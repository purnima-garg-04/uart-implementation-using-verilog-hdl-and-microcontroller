==> flow/design.v <==
`timescale 1ns / 1ps
module baud_gen #
(
    parameter CLK_FREQ = 50_000_000,
    parameter BAUD_RATE = 9600
)
(
    input  wire clk,
    input  wire rst,
    output reg  baud_tick
);
    localparam integer BAUD_COUNT = CLK_FREQ / BAUD_RATE;
    integer count;
    always @(posedge clk or posedge rst) begin
        if (rst) begin
            count     <= 0;
            baud_tick <= 0;
        end else begin
            if (count == BAUD_COUNT - 1) begin
                count     <= 0;
                baud_tick <= 1;
            end else begin
                count     <= count + 1;
                baud_tick <= 0;
            end
        end
    end
endmodule
`timescale 1ns / 1ps
module uart_rx (
    input  wire clk,
    input  wire rst,
    input  wire baud_tick,
    input  wire rx,
    output reg  [7:0] rx_data,
    output reg  rx_done
);
    reg [3:0] bit_count;
    reg [7:0] shift_reg;
    reg busy;
    reg half_tick;
    always @(posedge clk or posedge rst) begin
        if (rst) begin
            rx_done   <= 0;
            bit_count <= 0;
            busy      <= 0;
            half_tick <= 0;
        end else begin
            rx_done <= 0;
            if (!busy && rx == 0) begin
                busy      <= 1;
                bit_count <= 0;
                half_tick <= 1;    
            end
            else if (busy && half_tick && baud_tick) begin
                half_tick <= 0;    
            end
            else if (busy && !half_tick && baud_tick) begin
                bit_count <= bit_count + 1;
                if (bit_count < 8)
                    shift_reg <= {rx, shift_reg[7:1]};
                if (bit_count == 8) begin
                    rx_data <= shift_reg;
                    rx_done <= 1;
                    busy    <= 0;
                end
            end
        end
    end
endmodule
`timescale 1ns / 1ps
module uart_top (
    input  wire clk,
    input  wire rst,
    input  wire tx_start,
    input  wire [7:0] tx_data,
    output wire [7:0] rx_data,
    output wire tx_done,
    output wire rx_done
);
    wire baud_tick;
    wire tx_line;
    baud_gen bg (
        .clk(clk),
        .rst(rst),
        .baud_tick(baud_tick)
    );
    uart_tx tx (
        .clk(clk),
        .rst(rst),
        .baud_tick(baud_tick),
        .tx_start(tx_start),
        .tx_data(tx_data),
        .tx(tx_line),
        .tx_done(tx_done)
    );
    uart_rx rx (
        .clk(clk),
        .rst(rst),
        .baud_tick(baud_tick),
        .rx(tx_line),       
        .rx_data(rx_data),
        .rx_done(rx_done)
    );
endmodule
`timescale 1ns / 1ps
module uart_tx (
    input  wire clk,
    input  wire rst,
    input  wire baud_tick,
    input  wire tx_start,
    input  wire [7:0] tx_data,
    output reg  tx,
    output reg  tx_done
);
    reg [3:0] bit_count;
    reg [9:0] shift_reg;
    reg busy;
    always @(posedge clk or posedge rst) begin
        if (rst) begin
            tx        <= 1'b1;
            tx_done   <= 0;
            busy      <= 0;
            bit_count <= 0;
        end else begin
            tx_done <= 0;
            if (tx_start && !busy) begin
                shift_reg <= {1'b1, tx_data, 1'b0};
                busy      <= 1;
                bit_count <= 0;
            end
            if (busy && baud_tick) begin
                tx        <= shift_reg[0];
                shift_reg <= shift_reg >> 1;
                bit_count <= bit_count + 1;
                if (bit_count == 9) begin
                    busy    <= 0;
                    tx_done <= 1;
                    tx      <= 1'b1;
                end
            end
        end
    end
endmodule
From RTL to reports: uart_top
Tool output for the design above, in the order of the flow.
Line numbers count from 1 in the design file above.
Library cell names are shortened.
{"block": "setup", "top_module": "uart_top", "clk_port": "clk", "library": "sky130hd", "pvt_corner": "tt_025C_1v80"}

After elaboration
Yosys after proc, flatten, opt, wreduce and memory -nomap, before mapping. Memory bits, and registers merged into a memory's read port (data or address), are not among the register bits. Print and check cells are not counted. Equal cells are merged and count once.
{"block": "classes", "n_addsub": 3, "multipliers": 0, "div_mod_pow": 0, "compare": 1, "equal": 4, "n_shift": 0, "n_mux": 25, "logic": 4, "n_reduce_logical": 19}
{"block": "op_table", "cell": "== test 32 x 14 -> 1 bit with constant B", "count": 1}
{"block": "op_table", "cell": "adder 32 x 2 -> 32 bit with constant B", "count": 1}
{"block": "op_table", "cell": "2-to-1 mux 32 bit", "count": 1}
{"block": "op_table", "cell": "2-to-1 mux 4 bit", "count": 5}
{"block": "op_table", "cell": "2-to-1 mux 1 bit", "count": 17}
{"block": "op_table", "cell": "AND reduction 5 bit", "count": 2}
{"block": "op_table", "cell": "2-to-1 mux 10 bit", "count": 1}
{"block": "op_table", "cell": "2-to-1 mux 9 bit", "count": 1}
{"block": "op_table", "cell": "nonzero test 2 bit", "count": 4}
{"block": "op_table", "cell": "adder 4 x 1 -> 4 bit with constant B", "count": 2}
{"block": "op_table", "cell": "== test 4 bit with constant B", "count": 2}
{"block": "op_table", "cell": "logical AND 1 bit", "count": 7}
{"block": "op_table", "cell": "NOT 1 bit", "count": 4}
{"block": "op_table", "cell": "AND reduction 2 bit", "count": 2}
{"block": "op_table", "cell": "less-than comparator 4 bit with constant B", "count": 1}
{"block": "op_table", "cell": "logical NOT 1 bit", "count": 3}
{"block": "op_table", "cell": "AND reduction 3 bit", "count": 1}
{"block": "op_table", "cell": "!= test 2 x 1 -> 1 bit with constant B", "count": 1}
{"block": "word_totals", "ff_bits": 73, "latch_bits": 0, "ram_bits": 0, "mem_bits_ro": 0, "clocked_rd_ports_x_width": 0, "n_memories": 0, "in_bits": 11, "out_inout_bits": 10, "wordCells": 70}

Longest topological paths
Depth = most cells in a row (Yosys ltp): at word level without a register or memory, in the mapped netlist without a sequential cell, where the memories' decode and read muxes count.
{"block": "depth", "ltp_word": 6, "ABC_AREA": 0, "ltp_mapped": 5, "depth_no_buf": 5}

Mapped cells and area
Source: synth_stat.txt of the flow (Yosys; design flattened, memories mapped). It holds for the ABC_AREA given above (unset counts as 0); a run with the other value may have another netlist.
{"block": "mapped", "mapped_cells": 250, "synth_area_mm2": 0.0031755, "sequential_area_mm2": 0.0019581, "flip_flops": 73, "buf_cells": 4}
{"block": "types", "type": "dfrtp_1", "count": 46, "type_area_um2": 1.15E+03}
{"block": "types", "type": "edfxtp_1", "count": 26, "type_area_um2": 780.749}
{"block": "types", "type": "xnor2_1", "count": 25, "type_area_um2": 218.96}
{"block": "types", "type": "nand4_1", "count": 16, "type_area_um2": 100.096}
{"block": "types", "type": "mux2_2", "count": 8, "type_area_um2": 90.086}
{"block": "types", "type": "nand2_1", "count": 19, "type_area_um2": 71.318}
{"block": "types", "type": "xor2_1", "count": 8, "type_area_um2": 70.067}
{"block": "types", "type": "nand3_1", "count": 13, "type_area_um2": 65.062}
{"block": "types", "type": "ha_1", "count": 5, "type_area_um2": 62.56}
{"block": "types", "type": "nor2_1", "count": 16, "type_area_um2": 60.058}
{"block": "types", "type": "nor4_4", "count": 2, "type_area_um2": 42.541}
{"block": "types", "type": "and3_1", "count": 5, "type_area_um2": 31.28}
{"block": "types", "type": "nor4_1", "count": 5, "type_area_um2": 31.28}
{"block": "types", "type": "dfstp_2", "count": 1, "type_area_um2": 26.275}
{"block": "types", "type": "inv_1", "count": 7, "type_area_um2": 26.275}
{"block": "types", "type": "nor4b_1", "count": 3, "type_area_um2": 26.275}
{"block": "types", "type": "nor3_1", "count": 5, "type_area_um2": 25.024}
{"block": "types", "type": "nand4_4", "count": 1, "type_area_um2": 21.27}
Other cell types: 25; their cells: 39.
The figures by module come from a second, unflattened synthesis with its own total; it is not the netlist above.
{"block": "unflattened", "hier_cells": 251, "hier_area_mm2": 0.0032581}
Each row is one instance without its submodules.
{"block": "modules", "module": "baud_gen", "n_inst": 1, "cells": 140, "area_mm2": 0.0015778, "seq_area_mm2": 0.0008258}
{"block": "modules", "module": "uart_rx", "n_inst": 1, "cells": 55, "area_mm2": 0.0008783, "seq_area_mm2": 0.0006556}
{"block": "modules", "module": "uart_tx", "n_inst": 1, "cells": 56, "area_mm2": 0.000802, "seq_area_mm2": 0.0004767}
{"block": "modules", "module": "uart_top", "n_inst": 1, "cells": 0, "area_mm2": 0, "seq_area_mm2": 0}

Path before layout
OpenSTA on the mapped netlist: ideal clock, no wires. The path of least setup slack (recovery checks aside). Input and output delay are each 20% of the period. Register names are those of the netlist, which keeps one name where synthesis merged equal registers.
{"block": "synth_path", "kind": "register -> register", "startpoint": "reg bg.baud_tick", "endpoint": "reg rx.rx_data[0]", "period_ns": 2.91, "setup_time_ns": 0.385, "launch_ns": 0.000, "arrival_ns": 1.703, "required_time_ns": 2.525, "path_slack_ns": 0.822, "path_delay_ns": 2.088, "stages": 6, "path_buffers": 1, "synth_period_reached_ns": 2.088}
"path_delay_ns" is the arrival time less input delay plus setup time.
"stages": output pins that drive a net of the path, with the launching flip-flop's if there is one; two outputs of one cell count as two.
"synth_period_reached_ns" = period - worst setup slack (recovery checks aside). The figure is calculated, with input and output delays left at 20% of the set period.
Between the ends stands the longest chain of elaborated cells between them, by number of cells; it is not shown to be the way that was timed. Of several equally long chains one is given.
A line is the first line of the expression or statement that the cell stems from. Yosys adds cells for indexed reads and writes and turns some case tables into memories.
At most two assigning lines are given for a register; there are more.
{"block": "synth_via", "cell_sequence": "dfrtp_1 buf_2 and2b_1 nand2_1 nor3_1 nor3b_1", "elab_chain_len": 3, "cone_cells": 4, "lines_between": 2, "cone_classes": "1 x logic; 3 x reduce/logical"}
{"block": "synth_rtl", "element": "start: declaration", "line_no": 10, "rtl": "output reg  baud_tick"}
{"block": "synth_rtl", "element": "start: assignment", "line_no": 17, "rtl": "baud_tick <= 0;"}
{"block": "synth_rtl", "element": "start: assignment", "line_no": 21, "rtl": "baud_tick <= 1;"}
{"block": "synth_rtl", "element": "logical AND 1 bit", "line_no": 55, "rtl": "else if (busy && half_tick && baud_tick) begin"}
{"block": "synth_rtl", "element": "NOT 1 bit"}
{"block": "synth_rtl", "element": "AND reduction 5 bit"}
{"block": "synth_rtl", "element": "end: assignment", "line_no": 63, "rtl": "rx_data <= shift_reg;"}
{"block": "synth_rtl", "element": "end: declaration", "line_no": 35, "rtl": "output reg  [7:0] rx_data,"}

Worst path after layout
From the final timing report of flow run A: the path of least setup slack in the routed layout; clock arrival at registers is part of the times.
{"block": "layout_path", "kind": "register -> register", "startpoint": "reg rx.bit_count[1]", "endpoint": "reg rx.rx_data[5]", "period_ns": 1.6, "setup_time_ns": 0.28, "launch_ns": 0.34, "arrival_ns": 1.61, "required_time_ns": 1.65, "path_slack_ns": 0.04, "stages": 7, "path_buffers": 1}
Between the ends stands the longest chain of elaborated cells between them, by number of cells; it is not shown to be the way that was timed. Of several equally long chains one is given.
At most two assigning lines are given for a register; there are more.
{"block": "layout_via", "cell_sequence": "dfrtp_1 inv_1 ha_2 nand2_2 nor3_4 nor3b_4 buf_12", "elab_chain_len": 2, "cone_cells": 2, "lines_between": 1, "cone_classes": "1 x eq/ne; 1 x reduce/logical"}
{"block": "layout_rtl", "element": "start: declaration", "line_no": 38, "rtl": "reg [3:0] bit_count;"}
{"block": "layout_rtl", "element": "start: assignment", "line_no": 45, "rtl": "bit_count <= 0;"}
{"block": "layout_rtl", "element": "start: assignment", "line_no": 59, "rtl": "bit_count <= bit_count + 1;"}
{"block": "layout_rtl", "element": "== test 4 bit", "line_no": 62, "rtl": "if (bit_count == 8) begin"}
{"block": "layout_rtl", "element": "AND reduction 5 bit"}
{"block": "layout_rtl", "element": "end: assignment", "line_no": 63, "rtl": "rx_data <= shift_reg;"}
{"block": "layout_rtl", "element": "end: declaration", "line_no": 35, "rtl": "output reg  [7:0] rx_data,"}

Data sheet: physical implementation of uart_top

Measured data: module uart_top, platform sky130hd, 2 stored runs of the flow under differing settings, order arbitrary. Input and output delays are each 20% of the period that was set; the output load is 0.01 pF.
"achievedPeriod_ns": clock period set for the run, less the worst setup slack. It is reckoned from that one timing run; input and output delays stay at 20% of the period that was set.
By "timing.worst_path_ns" is meant the share of the clock period that the worst setup path is allowed (20% is reserved at inputs, 20% at outputs), minus its slack. Clock arrival times at its registers enter into it.
"design_power_w": no workload was simulated; the value follows from the tool's default switching activity.

Flow run A
==> flow/run.sh <==
#!/bin/bash
# the make line also repeats the synthesis and layout settings of config.mk as NAME=value (left out here)
make -C /OpenROAD-flow-scripts/flow DESIGN_CONFIG=/design/flow/config.mk WORK_HOME=/design/flow/orfs CLKGATE_MAP_FILE= finish
==> flow/config.mk <==
export PLATFORM = sky130hd
export DESIGN_NAME = uart_top
export DESIGN_NICKNAME = uart_top
export VERILOG_FILES = /design/flow/design.v
export SDC_FILE = /design/flow/constraint.sdc
export NUM_CORES = 4
export LEC_CHECK = 0
export CAP_MARGIN = 20
export CELL_PAD_IN_SITES_GLOBAL_PLACEMENT = 0
export CORE_ASPECT_RATIO = 0.71
export CORE_MARGIN = 2
export CORE_UTILIZATION = 16
export CTS_CLUSTER_SIZE = 67
export GPL_TIMING_DRIVEN = 0
export MAX_ROUTING_LAYER = met4
export MIN_ROUTING_LAYER = met1
export PLACE_DENSITY_LB_ADDON = 0.01
export SLEW_MARGIN = 20
==> flow/constraint.sdc <==
create_clock -name core_clock -period 1.6 [get_ports {clk}]
set_input_delay 0.3200 -clock core_clock [delete_from_list [all_inputs] [get_ports {clk}]]
set_output_delay 0.3200 -clock core_clock [all_outputs]
set_load 0.01 [all_outputs]

==> results of flow run A, as JSON <==
{
  "synthArea_mm2": 0.0031755,
  "design.die.area_mm2": 0.0210065,
  "final_cell_area_mm2": 0.0044493,
  "util_frac": 0.228,
  "setup_worst_slack_ns": 0.040,
  "timing.setup.tns_ns": 0.000,
  "hold_worst_slack_ns": 0.419,
  "design_power_w": 0.003896,
  "achievedPeriod_ns": 1.560,
  "timing.worst_path_ns": 1.56,
  "timing.worst_path_kind": "register -> register"
}

Flow run B
==> flow/run.sh <==
#!/bin/bash
# the make line also repeats the synthesis and layout settings of config.mk as NAME=value (left out here)
make -C /OpenROAD-flow-scripts/flow DESIGN_CONFIG=/design/flow/config.mk WORK_HOME=/design/flow/orfs CLKGATE_MAP_FILE= finish
==> flow/config.mk <==
export PLATFORM = sky130hd
export DESIGN_NAME = uart_top
export DESIGN_NICKNAME = uart_top
export VERILOG_FILES = /design/flow/design.v
export SDC_FILE = /design/flow/constraint.sdc
export NUM_CORES = 4
export LEC_CHECK = 0
export CAP_MARGIN = 20
export CORE_MARGIN = 2
export CORE_UTILIZATION = 40
export SLEW_MARGIN = 20
==> flow/constraint.sdc <==
create_clock -name core_clock -period 1.31 [get_ports {clk}]
set_input_delay 0.2620 -clock core_clock [delete_from_list [all_inputs] [get_ports {clk}]]
set_output_delay 0.2620 -clock core_clock [all_outputs]
set_load 0.01 [all_outputs]

==> results of flow run B, as JSON <==
{
  "synthArea_mm2": 0.0031755,
  "design.die.area_mm2": 0.0086676,
  "final_cell_area_mm2": 0.0048797,
  "util_frac": 0.631,
  "setup_worst_slack_ns": -0.265,
  "timing.setup.tns_ns": -7.850,
  "hold_worst_slack_ns": 0.445,
  "design_power_w": 0.004407,
  "achievedPeriod_ns": 1.575,
  "timing.worst_path_ns": 1.58,
  "timing.worst_path_kind": "register -> register"
}
